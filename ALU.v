==> flow/design.v <==
`timescale 1ns / 1ps
module alu_vr (a,b,c,s,clk,d,e);
input [15:0] a, b, c;
input [3:0]s;
input clk;
output [15:0]d;
output [31:0]e;
reg [15:0]d;
reg [31:0]e;
always@(posedge clk)
begin
	case(s)
		4'b0000:           d=a&b;                  
		4'b0001:           d=a|b;                   
		4'b0010:           d=~(a|b);                  
		4'b0011:           d=(((~a)&b)|((~b)&a));     
		4'b0100:           d=~(((~a)&b)|((~b)&a));    
		4'b0101:           d=~(a&b);                  
		4'b0110:           d=~a;                   
		4'b0111:           d=a+b;                       
		4'b1000:           d=a-b;                      
		4'b1001:           d=a+1;                 
		4'b1010:           d=b-1;                   
		4'b1011:           d=a;                  
		4'b1100:           e=(((~(a&b))&c)|((~c)&(a&b)))*c;               
		4'b1101:           e=((a&b)*(a|b));                
		4'b1110:           e=a*b;                  
		4'b1111:           e=((~a)&b)*(a&(~b));                   
	endcase
end
endmodule
======== Tool chain data of alu_vr ========
Tool output for the design above, in the order of the flow.
Lines are those of the file above, counted from 1.
Operators carry their Yosys type and port widths (W data, S select, Z words).
Cell names lack the library's common part.
Not given: n/a
set-up
  top ..................................... alu_vr
  clock input ............................. clk
  cell library ............................ sky130hd
  timing corner ........................... tt_025C_1v80

======== Elaborated design ========
Yosys after proc, flatten, opt, wreduce and memory -nomap, before mapping. Memory bits, and registers merged into a memory's read port (data or address), are not among the register bits. Print and check cells are not counted.
word-level totals
  register bits after elaboration ......... 48
  input port bits ......................... 53
  output and inout port bits .............. 48
  elaborated cells ........................ 51
cells by class
  add/subtract/negate cells ............... 4
  multiply operators ...................... 4
  eq/ne operators ......................... 15
  mux-type cells .......................... 2
  bitwise gates (word level) .............. 21
  reductions and logical operators ........ 3
operator list
  cell                     number
  $mul A16 B16 Y32         2
  $mul A32 B32 Y32         1
  $mul A32 B16 Y32         1
  $pmux W16 S12            1
  $pmux W32 S4             1
  $not A16 Y32             3
  $not A16 Y16             5
  $and A16 B16 Y16         4
  $and A32 B16 Y32         2
  $or A16 B16 Y16          3
  $and A16 B32 Y32         1
  $and A32 B32 Y32         1
  $or A32 B32 Y32          1
  $not A32 Y32             1
  $eq A4 B4 Y1 const B     8
  $add A16 B1 Y16 const B  1
  $sub A16 B1 Y16 const B  1
  $add A16 B16 Y16         1
  $sub A16 B16 Y16         1
  $eq A4 B3 Y1 const B     4
  $reduce_or A12 Y1        1
  $eq A4 B2 Y1 const B     2
  $eq A4 B1 Y1 const B     1
  $logic_not A4 Y1         1
  $reduce_or A4 Y1         1

======== Logic depth ========
Depth = most cells in a row (Yosys ltp): at word level without a register or memory, in the mapped netlist without a sequential cell, where the memories' decode and read muxes count.
depth
  depth in word-level cells ............... 6
  ABC_AREA ................................ 0
  gate-level depth with buffers ........... 30

======== Synthesis result ========
Yosys stat after the flow's synthesis: flattened, memories mapped to cells. It holds for the ABC_AREA given above (unset counts as 0); a run with the other value may have another netlist.
Totals and module areas in this step are rounded.
synthesis totals
  standard cells after synthesis .......... 4800
  chip area (Yosys) ....................... 0.042 mm²
  sequential part of the area ............. 0.0014 mm²
  flip-flops .............................. 48
  buffer cells ............................ 192
cells by type
  cell      number  area in all (µm²)
  fa_1      777     1.56E+04
  ha_1      600     7507.2
  inv_1     991     3.72E+03
  nand2b_1  344     2.15E+03
  edfxtp_1  48      1.44E+03
  nand2_1   333     1.25E+03
  and2_1    189     1.18E+03
  nor2_1    306     1.15E+03
  xnor2_1   97      849.565
  a21oi_1   148     740.71
  clkbuf_1  168     630.605
  nor2b_1   98      613.088
  o21ai_0   112     560.538
  xor2_1    53      464.195
  a21o_1    52      390.374
  a211oi_1  31      232.723
  nor3_1    39      195.187
  o211ai_1  26      195.187
Not listed: further types 63, cells in them 388.

======== Path before layout ========
Source: OpenSTA report_checks on the synthesized netlist (no wires, ideal clock, input and output delay 20% of the period each), path of least setup slack; recovery checks are left aside. Register names are those of the netlist, which keeps one name where synthesis merged equal registers.
timing path post-synthesis
  path kind ............................... in2reg
  start point ............................. in a[12]
  end point ............................... reg e[30]
  clock period ............................ 9310 ps
  input delay ............................. 1862 ps
  library setup time ...................... 271 ps
  time at the first pin ................... 1862 ps
  arrival time ............................ 8518 ps
  required time ........................... 9039 ps
  setup slack ............................. 521 ps
  path delay .............................. 6927 ps
  driving pins on the path ................ 27
  path buffers ............................ 2
  synthesis period reached ................ 8789 ps
"path delay" is the arrival time less input delay plus setup time.
"driving pins on the path" counts driving pins, that of a launching flip-flop among them; a cell with two outputs on the path counts twice.
"synthesis period reached" is the clock period less the worst setup slack; recovery checks do not enter. This is arithmetic on one report: input and output delays are still those of the set period (20% each).
The rows between start and end are the longest chain of elaborated cells between them; the timing report does not say that the signal goes this way. Where chains are equally long, one stands for them.
Each line given opens the expression or statement behind the cell; cells for indexed reads and writes are added by Yosys, which also makes memories of some case tables.
A register here has more assigning lines than the two given.
on the way, post-synthesis
  path through ............................ ha_1 > clkbuf_1 > inv_1 > ha_1 > clkbuf_1 > nand2b_1 > fa_1 > inv_1 > fa_1 > inv_1 > fa_1 > inv_1 > fa_1 > inv_1 > fa_1 > inv_1 > fa_1 > ha_1 > nand3_1 > nor3_1 > nor3b_1 > nor3_1 > o41ai_1 > a311oi_1 > xnor2_1 > a211oi_1 > o211ai_1
  cells in the longest elaborated chain ... 6
  elaborated cells between the ends (all ways) .. 14
ends and longest elaborated chain, post-synthesis
  item                RTL line  text
  start: declaration  3         input [15:0] a, b, c;
  $and A16 B16 Y16    25        4'b1100: e=(((~(a&b))&c)|((~c)&(a&b)))*c;
  $not A32 Y32        25
  $and A32 B16 Y32    25
  $or A32 B32 Y32     25
  $mul A32 B16 Y32    25
  $pmux W32 S4        12        case(s)
  end: assignment     25
  end: assignment     26        4'b1101: e=((a&b)*(a|b));
  end: declaration    7         output [31:0]e;

======== Timing after layout ========
Path of least setup slack in the final report of run 1 (OpenROAD, finished layout, wires in). Where an end is a register, its clock arrival counts in the times.
The report prints the path's times to 10 ps; the period is as set.
timing path after layout
  path kind ............................... in2reg
  start point ............................. in a[8]
  end point ............................... reg e[31]
  clock period ............................ 10900 ps
  input delay ............................. 2180 ps
  library setup time ...................... 250 ps
  time at the first pin ................... 2180 ps
  arrival time ............................ 10310 ps
  required time ........................... 10980 ps
  setup slack ............................. 670 ps
  driving pins on the path ................ 24
  path buffers ............................ 1
The rows between start and end are the longest chain of elaborated cells between them; the timing report does not say that the signal goes this way. Where chains are equally long, one stands for them.
A register here has more assigning lines than the two given.
on the way, after layout
  path through ............................ clkdlybuf4s50_1 > clkinv_1 > ha_1 > and2_1 > fa_1 > fa_1 > fa_1 > inv_1 > fa_1 > inv_1 > ha_1 > ha_1 > fa_1 > fa_1 > ha_1 > a21oi_1 > nand2_1 > a21oi_1 > nand4_1 > a21oi_1 > o311ai_0 > o211ai_1 > o21a_1 > nand4_1
  cells in the longest elaborated chain ... 6
  elaborated cells between the ends (all ways) .. 14
ends and longest elaborated chain, after layout
  item                RTL line  text
  start: declaration  3         input [15:0] a, b, c;
  $and A16 B16 Y16    25        4'b1100: e=(((~(a&b))&c)|((~c)&(a&b)))*c;
  $not A32 Y32        25
  $and A32 B16 Y32    25
  $or A32 B32 Y32     25
  $mul A32 B16 Y32    25
  $pmux W32 S4        12        case(s)
  end: assignment     25
  end: assignment     26        4'b1101: e=((a&b)*(a|b));
  end: declaration    7         output [31:0]e;

Data sheet: physical implementation of alu_vr

Flow measurements of alu_vr on sky130hd: 2 stored runs with different settings, listed in no order. Input and output delays are each 20% of the period that was set; the output load is 0.01 pF.
"achieved clock period" means the clock period less the worst setup slack. The figure is calculated, with input and output delays left at 20% of the set period.
"time on the worst setup path" = time allowed to the worst setup path (clock period - input delay - output delay, where it has them) - its slack; a late launch clock adds to it, a late capture clock takes from it.
"time on the worst setup path" is known to 10 ps.
The results are shown rounded.

---- run 1 ----
settings
  period_ns = 10.9
  CAP_MARGIN = 20
  CORE_MARGIN = 2
  CORE_UTILIZATION = 40
  SLEW_MARGIN = 20
results
  synthesis area .......................... 0.042 mm²
  area inside the die boundary ............ 0.11 mm²
  standard-cell area after layout ......... 0.045 mm²
  utilization of the finished layout ...... 44%
  worst setup slack after layout .......... 670 ps
  setup TNS ............................... 0 ps
  smallest hold slack ..................... 2700 ps
  achieved clock period ................... 10228 ps
  time on the worst setup path ............ 8050 ps
  class of the worst setup path ........... in2reg

---- run 2 ----
settings
  period_ns = 12.1
  CORE_UTILIZATION = 16
  SETUP_SLACK_MARGIN = 1.16
  PLACE_DENSITY = 0.73
  CORE_ASPECT_RATIO = 1.22
  CORE_MARGIN = 3
  CELL_PAD_IN_SITES_GLOBAL_PLACEMENT = 2
  TNS_END_PERCENT = 15
  CTS_CLUSTER_DIAMETER = 350
  SLEW_MARGIN = 10
  MIN_ROUTING_LAYER = met1
  CAP_MARGIN = 20
results
  synthesis area .......................... 0.042 mm²
  area inside the die boundary ............ 0.27 mm²
  standard-cell area after layout ......... 0.047 mm²
  utilization of the finished layout ...... 18%
  worst setup slack after layout .......... 1400 ps
  setup TNS ............................... 0 ps
  smallest hold slack ..................... 2900 ps
  achieved clock period ................... 10703 ps
  time on the worst setup path ............ 8280 ps
  class of the worst setup path ........... in2reg
